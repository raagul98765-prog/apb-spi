==> flow/design.v <==
module slave_sel(input PCLK,PRESET_n,mstr_i,spiswai_i,send_data_i,
                 input [1:0]spi_mode_i,
                 input [11:0]baudRateDivisor,
                 output reg recieve_data_o,ss_o,
		 output tip_o);
reg [15:0]count_s;
reg rcv_s ;
wire [15:0]target_s;
assign tip_o=~ss_o;
assign target_s= 16 * (baudRateDivisor/2);
always @(posedge PCLK or negedge PRESET_n)begin
if (~PRESET_n)begin
    count_s<=16'hffff;
    ss_o <=1;
    rcv_s<= 0;
end
else if ((spi_mode_i == 2'b00 || spi_mode_i == 2'b01) && ~spiswai_i && mstr_i)
begin
    if (send_data_i) 
    begin
           ss_o <= 0;  
           rcv_s<=0;
		count_s<=0;
    end
    else if (count_s<=target_s-1)
    begin
           count_s<=count_s+1;
         if(count_s == target_s-1)
           rcv_s<=1'b1; 
    end
    else 
    begin
    ss_o<=1;
    rcv_s<=0;
    count_s<=16'hffff;
    end
end
else  begin
     ss_o<=1;
     rcv_s<=0;
     count_s<=16'hffff;
end
end
always @(posedge PCLK or negedge PRESET_n)
  begin
   if (~PRESET_n) 
	   recieve_data_o<=0;
  else 
	  recieve_data_o <= rcv_s;
end
endmodule
# [From RTL to reports: slave_sel]
# The steps from the RTL of slave_sel to its reports follow in flow order.
# Line numbers count from 1 in the design file above.
# Operators carry their Yosys type and port widths (W data, S select, Z words).
# Not given: --
[inputs] design="slave_sel" clk_port="PCLK" cell_library="sky130hd" corner="tt_025C_1v80"

# [After elaboration]
# Yosys after proc, flatten, opt, wreduce and memory -nomap, before mapping. Memory bits, and registers merged into a memory's read port (data or address), are not among the register bits. Print and check cells are not counted. Equal cells are merged and count once.
[classes] add_sub_neg=2 n_mul=0 div_mod_pow=0 n_cmp=1 n_eq=4 shift=0 n_mux=10 logic=2 reduce_and_logical=4
[ops] op="$mux W16" n=3
[ops] op="$le A16 B32 Y1" n=1
[ops] op="$eq A16 B32 Y1" n=1
[ops] op="$sub A15 B1 Y16 const B" n=1
[ops] op="$add A16 B1 Y16 const B" n=1
[ops] op="$mux W1" n=7
[ops] op="$ne A4 B3 Y1 const B" n=1
[ops] op="$ne A3 B3 Y1 const B" n=1
[ops] op="$logic_and A1 B1 Y1" n=2
[ops] op="$not A1 Y1" n=2
[ops] op="$eq A2 B1 Y1 const B" n=1
[ops] op="$logic_not A2 Y1" n=1
[ops] op="$logic_or A1 B1 Y1" n=1
[bits] regBits=19 latchBits=0 ramBits=0 rom_bits=0 clocked_rd_ports_x_width=0 mem_count=0 in_bits=19 output_inout_bits=3 word_cells=27

# [Depth]
# Depth = most cells in a row (Yosys ltp): at word level without a register or memory, in the mapped netlist without a sequential cell, where the memories' decode and read muxes count.
[logic_depth] word_depth=6 abc_area=0 mapped_depth=13 ltp_nobuf=12

# [Netlist]
# The flow's flattened synthesis, as Yosys stat reports it; memories are mapped. The netlist is that of the ABC_AREA named above (0 if unset); the other value can give another one.
[types] cell="sky130_fd_sc_hd__dfstp_2" n=17 type_area_um2=446.678
[types] cell="sky130_fd_sc_hd__ha_1" n=14 type_area_um2=175.168
[types] cell="sky130_fd_sc_hd__xor2_1" n=12 type_area_um2=105.101
[types] cell="sky130_fd_sc_hd__xnor2_1" n=10 type_area_um2=87.584
[types] cell="sky130_fd_sc_hd__a21oi_1" n=17 type_area_um2=85.082
[types] cell="sky130_fd_sc_hd__o21ai_0" n=13 type_area_um2=65.062
[types] cell="sky130_fd_sc_hd__dfrtp_1" n=2 type_area_um2=50.048
[types] cell="sky130_fd_sc_hd__nand2_1" n=12 type_area_um2=45.043
[types] cell="sky130_fd_sc_hd__nor2_1" n=11 type_area_um2=41.29
[types] cell="sky130_fd_sc_hd__nand4_1" n=6 type_area_um2=37.536
[types] cell="sky130_fd_sc_hd__nor3_1" n=7 type_area_um2=35.034
[types] cell="sky130_fd_sc_hd__inv_1" n=9 type_area_um2=33.782
[types] cell="sky130_fd_sc_hd__nor4_1" n=5 type_area_um2=31.28
[types] cell="sky130_fd_sc_hd__a211oi_2" n=2 type_area_um2=25.024
[types] cell="sky130_fd_sc_hd__nand4b_4" n=1 type_area_um2=23.773
[types] cell="sky130_fd_sc_hd__buf_6" n=2 type_area_um2=22.522
[types] cell="sky130_fd_sc_hd__nor4_4" n=1 type_area_um2=21.27
[types] cell="sky130_fd_sc_hd__nand3_2" n=2 type_area_um2=20.019
# Other cell types: 16; their cells: 23.
[synth_totals] stdcells=166 yosys_area_um2=1503.9 seq_area_um2=496.7 flip_flops=19 buf_cells=4

# [Worst setup path after synthesis]
# OpenSTA on the mapped netlist: ideal clock, no wires. The path of least setup slack (recovery checks aside). Input and output delay are each 20% of the period. Register names are those of the netlist, which keeps one name where synthesis merged equal registers.
[synth_timing] path_type="in2reg" startpoint="input port baudRateDivisor[2]" endpoint="register rcv_s" clock_period_ps=4300 in_delay_ps=860 setup_time_ps=87 launch_ps=860 arrival_time_ps=3072 required_ps=4213 slack_ps=1141 delay_ps=2299 stages=10 n_path_buf=0 period_less_setup_slack_ps=3159
# "delay_ps" = arrival - input delay + setup time.
# "stages" counts driving pins, that of a launching flip-flop among them; a cell with two outputs on the path counts twice.
# "period_less_setup_slack_ps" is the clock period less the worst setup slack; recovery checks do not enter. This is arithmetic on one report: input and output delays are still those of the set period (20% each).
# The rows between start and end are the longest chain of elaborated cells between them; the timing report does not say that the signal goes this way. Where chains are equally long, one stands for them.
# Each line given opens the expression or statement behind the cell; cells for indexed reads and writes are added by Yosys, which also makes memories of some case tables.
# A register here has more assigning lines than the two given.
[synth_between] path_cell_list="sky130_fd_sc_hd__nor3_1 -> sky130_fd_sc_hd__nand2_2 -> sky130_fd_sc_hd__or3_1 -> sky130_fd_sc_hd__xor2_1 -> sky130_fd_sc_hd__ha_1 -> sky130_fd_sc_hd__a211oi_2 -> sky130_fd_sc_hd__o22ai_1 -> sky130_fd_sc_hd__a31o_1 -> sky130_fd_sc_hd__or3_1 -> sky130_fd_sc_hd__a211oi_2" elab_chain_cells=6 cells_between=8 cone_classes="1 x add/sub; 1 x compare; 2 x eq/ne; 4 x mux"
[synth_lines] item="from (decl)" line=3 text="input [11:0]baudRateDivisor,"
[synth_lines] item="$sub A15 B1 Y16" line=28
[synth_lines] item="$eq A16 B32 Y1" line=28
[synth_lines] item="$mux W1" line=28
[synth_lines] item="$mux W1" line=25
[synth_lines] item="$mux W1" line=19 text="if (send_data_i)"
[synth_lines] item="$mux W1" line=17 text="else if ((spi_mode_i == 2'b00 || spi_mode_i == 2'b01) && ~spiswai_i && mstr_i)"
[synth_lines] item="to (assign)" line=15 text="rcv_s<= 0;"
[synth_lines] item="to (assign)" line=22 text="rcv_s<=0;"
[synth_lines] item="to (decl)" line=7 text="reg rcv_s ;"

# [Timing after layout]
# From the final timing report of record 1: the path of least setup slack in the routed layout; clock arrival at registers is part of the times.
# The report prints the path's times to 10 ps; the period is as set.
[layout_timing] path_type="in2reg" startpoint="input port baudRateDivisor[4]" endpoint="register rcv_s" clock_period_ps=2630 in_delay_ps=530 setup_time_ps=90 launch_ps=530 arrival_time_ps=2850 required_ps=2800 slack_ps=-50 stages=11 n_path_buf=1
# The rows between start and end are the longest chain of elaborated cells between them; the timing report does not say that the signal goes this way. Where chains are equally long, one stands for them.
# A register here has more assigning lines than the two given.
[layout_between] path_cell_list="sky130_fd_sc_hd__buf_8 -> sky130_fd_sc_hd__nor4_4 -> sky130_fd_sc_hd__nand2_2 -> sky130_fd_sc_hd__or3_4 -> sky130_fd_sc_hd__xor2_1 -> sky130_fd_sc_hd__ha_1 -> sky130_fd_sc_hd__a211oi_2 -> sky130_fd_sc_hd__o22ai_1 -> sky130_fd_sc_hd__a31o_1 -> sky130_fd_sc_hd__or3_4 -> sky130_fd_sc_hd__a211oi_2" elab_chain_cells=6 cells_between=8 cone_classes="1 x add/sub; 1 x compare; 2 x eq/ne; 4 x mux"
[layout_lines] item="from (decl)" line=3 text="input [11:0]baudRateDivisor,"
[layout_lines] item="$sub A15 B1 Y16" line=28
[layout_lines] item="$eq A16 B32 Y1" line=28
[layout_lines] item="$mux W1" line=28
[layout_lines] item="$mux W1" line=25
[layout_lines] item="$mux W1" line=19 text="if (send_data_i)"
[layout_lines] item="$mux W1" line=17 text="else if ((spi_mode_i == 2'b00 || spi_mode_i == 2'b01) && ~spiswai_i && mstr_i)"
[layout_lines] item="to (assign)" line=15 text="rcv_s<= 0;"
[layout_lines] item="to (assign)" line=22 text="rcv_s<=0;"
[layout_lines] item="to (decl)" line=7 text="reg rcv_s ;"

Data sheet: physical implementation of slave_sel

Record of 2 stored runs of the RTL-to-layout flow on slave_sel, platform sky130hd. The runs are unordered. Constraints: input delay and output delay 20% of the set period each, output load 0.01 pF.
"period_less_ws_ps": clock period set for the run, less the worst setup slack. It is reckoned from that one timing run; input and output delays stay at 20% of the period that was set.
"worstPathTime_ps" means the part of the period allowed to the worst setup path (the constraints hold back 20% at inputs and 20% at outputs) less its slack; where the path has registers, the arrival times of their clocks count too.
"fin_power_uw" rests on the timing tool's default activity at the inputs, not on a simulated workload.
"worstPathTime_ps" is known to 10 ps.

[flow] record 1: files
==> flow/run.sh <==
#!/bin/bash
# the make line also repeats the synthesis and layout settings of config.mk as NAME=value (left out here)
make -C /OpenROAD-flow-scripts/flow DESIGN_CONFIG=/design/flow/config.mk WORK_HOME=/design/flow/orfs CLKGATE_MAP_FILE= finish
==> flow/config.mk <==
export PLATFORM = sky130hd
export DESIGN_NAME = slave_sel
export DESIGN_NICKNAME = slave_sel
export VERILOG_FILES = /design/flow/design.v
export SDC_FILE = /design/flow/constraint.sdc
export NUM_CORES = 4
export LEC_CHECK = 0
export CAP_MARGIN = 20
export CELL_PAD_IN_SITES_DETAIL_PLACEMENT = 1
export CORE_ASPECT_RATIO = 1.87
export CORE_MARGIN = 3
export CORE_UTILIZATION = 25
export CTS_CLUSTER_SIZE = 27
export GPL_ROUTABILITY_DRIVEN = 1
export PLACE_DENSITY_LB_ADDON = 0.05
export SLEW_MARGIN = 5
export TNS_END_PERCENT = 40
==> flow/constraint.sdc <==
create_clock -name core_clock -period 2.63 [get_ports {PCLK}]
set_input_delay 0.5260 -clock core_clock [delete_from_list [all_inputs] [get_ports {PCLK}]]
set_output_delay 0.5260 -clock core_clock [all_outputs]
set_load 0.01 [all_outputs]

[flow] record 1: metrics
[metrics] holdWs_ps = 461
[metrics] layout_utilization_pct = 36.5
[metrics] period_less_ws_ps = 2683
[metrics] post_synth_area_um2 = 1503.9
[metrics] worstPathTime_ps = 2160
[metrics] worstPathKind = in2reg
[metrics] final_cell_area_um2 = 2119.5
[metrics] worst_setup_slack_ps = -53
[metrics] design.die.area_um2 = 7028.7
[metrics] fin_power_uw = 763.1
[metrics] total_negative_slack_ps = -63

[flow] record 2: files
==> flow/run.sh <==
#!/bin/bash
# the make line also repeats the synthesis and layout settings of config.mk as NAME=value (left out here)
make -C /OpenROAD-flow-scripts/flow DESIGN_CONFIG=/design/flow/config.mk WORK_HOME=/design/flow/orfs CLKGATE_MAP_FILE= finish
==> flow/config.mk <==
export PLATFORM = sky130hd
export DESIGN_NAME = slave_sel
export DESIGN_NICKNAME = slave_sel
export VERILOG_FILES = /design/flow/design.v
export SDC_FILE = /design/flow/constraint.sdc
export NUM_CORES = 4
export LEC_CHECK = 0
export ABC_AREA = 0
export CAP_MARGIN = 35
export CELL_PAD_IN_SITES_GLOBAL_PLACEMENT = 3
export CORE_ASPECT_RATIO = 0.52
export CORE_MARGIN = 6
export CORE_UTILIZATION = 19
export CTS_CLUSTER_SIZE = 30
export GPL_ROUTABILITY_DRIVEN = 1
export GPL_TIMING_DRIVEN = 0
export PLACE_DENSITY = 0.9
export SETUP_SLACK_MARGIN = 0.47
export SLEW_MARGIN = 20
==> flow/constraint.sdc <==
create_clock -name core_clock -period 3.51 [get_ports {PCLK}]
set_input_delay 0.7020 -clock core_clock [delete_from_list [all_inputs] [get_ports {PCLK}]]
set_output_delay 0.7020 -clock core_clock [all_outputs]
set_load 0.01 [all_outputs]

[flow] record 2: metrics
[metrics] holdWs_ps = 377
[metrics] layout_utilization_pct = 27.3
[metrics] period_less_ws_ps = 2973
[metrics] post_synth_area_um2 = 1503.9
[metrics] worstPathTime_ps = 2270
[metrics] worstPathKind = in2reg
[metrics] final_cell_area_um2 = 2005.7
[metrics] worst_setup_slack_ps = 537
[metrics] design.die.area_um2 = 10309.5
[metrics] fin_power_uw = 630
[metrics] total_negative_slack_ps = 0
