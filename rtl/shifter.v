==> flow/design.v <==
module shifter (input     PCLK,PRESET_n,ss_i,send_data_i,lsbfe_i,cpha_i,cpol_i,miso_recieve_sclk_i,miso_recieve_sclk0_i,mosi_send_sclk_i,mosi_send_sclk0_i,
                input [7:0]data_mosi_i,
                input miso_i,recieve_data_i,
                output reg mosi_o,
                output [7:0] data_miso_o);
reg [2:0]count1;
reg [2:0]count2;
reg [2:0]count3;
reg [2:0]count4;
reg [7:0]temp1;
reg [7:0]temp2;
always @(posedge PCLK or negedge PRESET_n)
begin
	if(!PRESET_n)
		temp1<=8'b0;
	else if(send_data_i)
		temp1<=data_mosi_i;
end
assign data_miso_o= recieve_data_i?temp2:8'b0;
always @(posedge PCLK or negedge PRESET_n)begin
if (!PRESET_n)begin
count1<=3'd0;
count2<=3'd7;
mosi_o<=1'b0;
end
else if (!ss_i)begin
     if (!cpol_i && !cpha_i || cpol_i && cpha_i )begin
         if (lsbfe_i)begin
             if (count1<8)begin
                 if (mosi_send_sclk_i)begin
                    mosi_o<=temp1[count1];
                    count1<=count1+1;
                 end
                 else count1<=count1;
              end
          end
          else begin
             if (count2>=0)begin
                 if (mosi_send_sclk_i)begin
                    mosi_o<=temp1[count2];
                    count2<=count2-1;
                 end
                 else count2<=count2;
              end
          end
     end
     else begin
         if (lsbfe_i)begin
             if (count1<8)begin
                 if (mosi_send_sclk0_i)begin
                    mosi_o<=temp1[count1];
                    count1<=count1+1;
                 end
                 else count1<=count1;
              end
          end
          else begin
             if (count2>=0)begin
                 if (mosi_send_sclk0_i)begin
                    mosi_o<=temp1[count1];
                    count2<=count2-1;
                 end
                 else count2<=count2;
              end
          end
     end
end  
end
always @(posedge PCLK or negedge PRESET_n)begin
if (!PRESET_n)begin
count3<=3'd0;
count4<=3'd7;
temp2<=8'b0;
end
else if (!ss_i)begin
     if (!cpol_i && !cpha_i || cpol_i && cpha_i )begin
         if (lsbfe_i)begin
             if (count1<8)begin
                    if (miso_recieve_sclk_i)begin
                    temp2[count3]<=miso_i;
                    count3<=count3+1;
                 end
                 else count3<=count3;
              end
          end
          else begin
             if (count2>=0)begin
                 if (miso_recieve_sclk_i)begin
                    temp2[count4]<=miso_i;
                    count4<=count4-1;
                 end
                 else count4<=count4;
              end
          end
     end
     else begin
         if (lsbfe_i)begin
             if (count1<8)begin
                 if (miso_recieve_sclk0_i)begin
                    temp2[count3]<=miso_i;
                    count3<=count3+1;
                  end
                  else count3<=count3;
             end
          end
          else begin
             if (count2>=0)begin
                 if (miso_recieve_sclk0_i)begin
                    temp2[count4]<=miso_i;
                    count4<=count4-1;
                 end
                 else count4<=count4;
              end
          end
     end
end  
end
endmodule
# [From RTL to reports: shifter]
# Tool output for the design above, in the order of the flow.
# Line numbers count from 1 in the design file above.
# Library cell names are shortened.
# A cell with n/a has no value.
[design] top="shifter" clk_port="PCLK" library="sky130hd" lib_corner="tt_025C_1v80"

# [Word level]
# Counts by Yosys on the flattened word-level netlist (proc, flatten, opt, wreduce; memories kept). Register bits leave out memories and registers merged into their read ports (data or address). Print and check cells are left out. Cells with the same type and inputs are merged into one.
[op_classes] n_addsub=6 multipliers=0 div=0 cmp=2 n_eq=3 shift=6 mux=50 n_logic=8 reduce_and_logical=14
[op_table] operator="2-to-1 mux 8 bit" count=12
[op_table] operator="2-to-1 mux 3 bit" count=28
[op_table] operator="AND reduction 5 bit" count=5
[op_table] operator="variable shift 1 x 4 -> 8 bit" count=2
[op_table] operator="variable shift 1 x 4 -> 8 bit (first input constant)" count=2
[op_table] operator="indexed select 8 x 3 -> 1 bit" count=2
[op_table] operator="bitwise AND 8 bit" count=2
[op_table] operator="bitwise OR 8 bit" count=2
[op_table] operator="NOT 8 bit" count=2
[op_table] operator="2-to-1 mux 1 bit" count=10
[op_table] operator="negation 3 -> 4 bit" count=2
[op_table] operator="nonzero test 2 bit" count=3
[op_table] operator="adder 3 x 1 -> 3 bit (second input constant)" count=2
[op_table] operator="subtractor 3 x 1 -> 3 bit (second input constant)" count=2
[op_table] operator="!= test 2 bit (second input constant)" count=2
[op_table] operator="less-than comparator 3 x 4 -> 1 bit (second input constant)" count=1
[op_table] operator="AND reduction 4 bit" count=1
[op_table] operator=">= comparator 3 x 1 -> 1 bit (second input constant)" count=1
[op_table] operator="logical AND 1 bit" count=2
[op_table] operator="NOT 1 bit" count=2
[op_table] operator="logical NOT 1 bit" count=2
[op_table] operator="!= test 2 x 1 -> 1 bit (second input constant)" count=1
[op_table] operator="logical OR 1 bit" count=1
[bits] regBits=29 latchBits=0 ramBits=0 rom_bits=0 clocked_rd_ports_x_width=0 mem_count=0 inputBits=21 output_inout_bits=9 word_cells=96

# [Logic depth]
# Depth = most cells in a row (Yosys ltp): at word level without a register or memory, in the mapped netlist without a sequential cell, where the memories' decode and read muxes count.
[depth] word_depth=9 ABC_AREA=0 ltp_mapped=8 depth_no_buf=7

# [After synthesis]
# The flow's flattened synthesis, as Yosys stat reports it; memories are mapped. The netlist is that of the ABC_AREA named above (0 if unset); the other value can give another one.
# Totals and module areas in this step are rounded.
[by_type] type="dfrtp_1" count=23 type_area_um2=575.552
[by_type] type="dfstp_2" count=6 type_area_um2=157.651
[by_type] type="mux2_2" count=13 type_area_um2=146.39
[by_type] type="ha_1" count=10 type_area_um2=125.12
[by_type] type="xnor2_1" count=10 type_area_um2=87.584
[by_type] type="mux4_2" count=3 type_area_um2=67.565
[by_type] type="o21ai_0" count=13 type_area_um2=65.062
[by_type] type="a21oi_1" count=10 type_area_um2=50.048
[by_type] type="and2_1" count=8 type_area_um2=50.048
[by_type] type="nand2_1" count=12 type_area_um2=45.043
[by_type] type="nor2_1" count=11 type_area_um2=41.29
[by_type] type="mux2i_1" count=4 type_area_um2=40.038
[by_type] type="nand2b_1" count=5 type_area_um2=31.28
[by_type] type="inv_1" count=8 type_area_um2=30.029
[by_type] type="nor3b_1" count=4 type_area_um2=30.029
[by_type] type="clkbuf_1" count=7 type_area_um2=26.275
[by_type] type="nor2b_1" count=4 type_area_um2=25.024
[by_type] type="a311oi_1" count=2 type_area_um2=17.517
# Not listed: further types 25, cells in them 33.
[mapped] cells=186 mapped_area_um2=1880 seqArea_um2=733 ff_cells=29 buffers=9

# [Timing after synthesis]
# Path of least setup slack by OpenSTA after synthesis, without wires, with an ideal clock, recovery checks aside; 20% of the period is set as input and as output delay. Where synthesis merged equal registers, the netlist keeps one of their names.
[synth_timing] kind="register -> register" from="register count4[0]" to="register temp2[0]" tclk_ns=2.16 setup_ns=0.128 t_first_pin_ns=0.000 arrival_ns=2.205 t_required_ns=2.032 path_slack_ns=-0.173 path_delay_ns=2.333 path_stages=7 path_buffers=0 period_less_setup_slack_ns=2.333
# "path_delay_ns" = arrival - input delay + setup time.
# "path_stages": output pins that drive a net of the path, with the launching flip-flop's if there is one; two outputs of one cell count as two.
# "period_less_setup_slack_ns" = period - worst setup slack (recovery checks aside). The figure is calculated, with input and output delays left at 20% of the set period.
# Between the ends stands the longest chain of elaborated cells between them, by number of cells; it is not shown to be the way that was timed. Of several equally long chains one is given.
# Each line given opens the expression or statement behind the cell; cells for indexed reads and writes are added by Yosys, which also makes memories of some case tables.
# At most two assigning lines are given for a register; there are more.
[synth_between] cell_sequence="dfstp_2 > inv_1 > ha_1 > or3_1 > or4b_1 > a21oi_2 > mux2_1" elab_chain_len=9 cone_cells=13 classes_between="1 x add/sub; 2 x shift; 7 x mux; 3 x logic"
[synth_rtl] element="start: declaration" line=9 source="reg [2:0]count4;"
[synth_rtl] element="start: assignment" line=90 source="count4<=count4-1;"
[synth_rtl] element="start: assignment" line=92 source="else count4<=count4;"
[synth_rtl] element="negation 3 -> 4 bit" line=109 source="temp2[count4]<=miso_i;"
[synth_rtl] element="variable shift 1 x 4 -> 8 bit" line=109
[synth_rtl] element="NOT 8 bit" line=109
[synth_rtl] element="bitwise AND 8 bit" line=109
[synth_rtl] element="bitwise OR 8 bit" line=109
[synth_rtl] element="2-to-1 mux 8 bit" line=108 source="if (miso_recieve_sclk0_i)begin"
[synth_rtl] element="2-to-1 mux 8 bit" line=107 source="if (count2>=0)begin"
[synth_rtl] element="2-to-1 mux 8 bit" line=97 source="if (lsbfe_i)begin"
[synth_rtl] element="2-to-1 mux 8 bit" line=76 source="if (!cpol_i && !cpha_i || cpol_i && cpha_i )begin"
[synth_rtl] element="end: assignment" line=80 source="temp2[count3]<=miso_i;"
[synth_rtl] element="end: assignment" line=89 source="temp2[count4]<=miso_i;"
[synth_rtl] element="end: declaration" line=11 source="reg [7:0]temp2;"

# [Path in the finished layout]
# From the final timing report of stored run 1: the path of least setup slack in the routed layout; clock arrival at registers is part of the times.
[layout_timing] kind="input -> output" from="input port recieve_data_i" to="output port data_miso_o[2]" tclk_ns=4.71 in_delay_ns=0.94 out_delay_ns=0.94 t_first_pin_ns=0.94 arrival_ns=2.33 t_required_ns=3.77 path_slack_ns=1.44 path_stages=3 path_buffers=2
# Between the ends stands the longest chain of elaborated cells between them, by number of cells; it is not shown to be the way that was timed. Of several equally long chains one is given.
[layout_between] cell_sequence="clkdlybuf4s50_1 > and2_1 > clkdlybuf4s50_1" elab_chain_len=1 cone_cells=1 lines_between=1 classes_between="1 x mux"
[layout_rtl] element="start: declaration" line=3 source="input miso_i,recieve_data_i,"
[layout_rtl] element="2-to-1 mux 8 bit" line=19 source="assign data_miso_o= recieve_data_i?temp2:8'b0;"
[layout_rtl] element="end: declaration" line=5 source="output [7:0] data_miso_o);"

## Implementation results

Record of 2 stored runs of the RTL-to-layout flow on shifter, platform sky130hd. The runs are unordered. Constraints: input delay and output delay 20% of the set period each, output load 0.01 pF.
By "clock_period_reached_ns" is meant the clock period of the run minus its worst setup slack. This is arithmetic on one report: input and output delays are still those of the set period (20% each).
"final_power_mw": no workload was simulated; the value follows from the tool's default switching activity.
The measured numbers are rounded.

[flow] stored run 1: files
==> flow/run.sh <==
#!/bin/bash
# the make line also repeats the synthesis and layout settings of config.mk as NAME=value (left out here)
make -C /OpenROAD-flow-scripts/flow DESIGN_CONFIG=/design/flow/config.mk WORK_HOME=/design/flow/orfs CLKGATE_MAP_FILE= finish
==> flow/config.mk <==
export PLATFORM = sky130hd
export DESIGN_NAME = shifter
export DESIGN_NICKNAME = shifter
export VERILOG_FILES = /design/flow/design.v
export SDC_FILE = /design/flow/constraint.sdc
export NUM_CORES = 4
export LEC_CHECK = 0
export ABC_AREA = 0
export CAP_MARGIN = 20
export CELL_PAD_IN_SITES_DETAIL_PLACEMENT = 0
export CORE_MARGIN = 2
export CORE_UTILIZATION = 32
export CTS_CLUSTER_SIZE = 45
export HOLD_SLACK_MARGIN = -0.06
export MAX_ROUTING_LAYER = met4
export MIN_ROUTING_LAYER = met2
export PLACE_DENSITY_LB_ADDON = 0.07
export SLEW_MARGIN = 20
export TNS_END_PERCENT = 70
==> flow/constraint.sdc <==
create_clock -name core_clock -period 4.71 [get_ports {PCLK}]
set_input_delay 0.9420 -clock core_clock [delete_from_list [all_inputs] [get_ports {PCLK}]]
set_output_delay 0.9420 -clock core_clock [all_outputs]
set_load 0.01 [all_outputs]

[flow] stored run 1: metrics
[metrics] yosys.chip_area_um2 = 1880
[metrics] fin_util_pct = 41.7
[metrics] setup_worst_slack_ns = 1.44
[metrics] tns_setup_ns = 0.000
[metrics] final_cell_area_um2 = 2320
[metrics] clock_period_reached_ns = 3.271
[metrics] final_die_area_um2 = 6500
[metrics] final_power_mw = 1.29

[flow] stored run 2: files
==> flow/run.sh <==
#!/bin/bash
# the make line also repeats the synthesis and layout settings of config.mk as NAME=value (left out here)
make -C /OpenROAD-flow-scripts/flow DESIGN_CONFIG=/design/flow/config.mk WORK_HOME=/design/flow/orfs CLKGATE_MAP_FILE= finish
==> flow/config.mk <==
export PLATFORM = sky130hd
export DESIGN_NAME = shifter
export DESIGN_NICKNAME = shifter
export VERILOG_FILES = /design/flow/design.v
export SDC_FILE = /design/flow/constraint.sdc
export NUM_CORES = 4
export LEC_CHECK = 0
export CAP_MARGIN = 20
export CORE_MARGIN = 2
export CORE_UTILIZATION = 69
export GPL_ROUTABILITY_DRIVEN = 0
export GPL_TIMING_DRIVEN = 1
export PLACE_DENSITY = 0.76
export SETUP_SLACK_MARGIN = -0.17
export SLEW_MARGIN = 35
export TNS_END_PERCENT = 45
==> flow/constraint.sdc <==
create_clock -name core_clock -period 3.35 [get_ports {PCLK}]
set_input_delay 0.6700 -clock core_clock [delete_from_list [all_inputs] [get_ports {PCLK}]]
set_output_delay 0.6700 -clock core_clock [all_outputs]
set_load 0.01 [all_outputs]

[flow] stored run 2: metrics
[metrics] yosys.chip_area_um2 = 1880
[metrics] fin_util_pct = 90.7
[metrics] setup_worst_slack_ns = 0.675
[metrics] tns_setup_ns = 0.000
[metrics] final_cell_area_um2 = 2290
[metrics] clock_period_reached_ns = 2.675
[metrics] final_die_area_um2 = 3160
[metrics] final_power_mw = 1.90
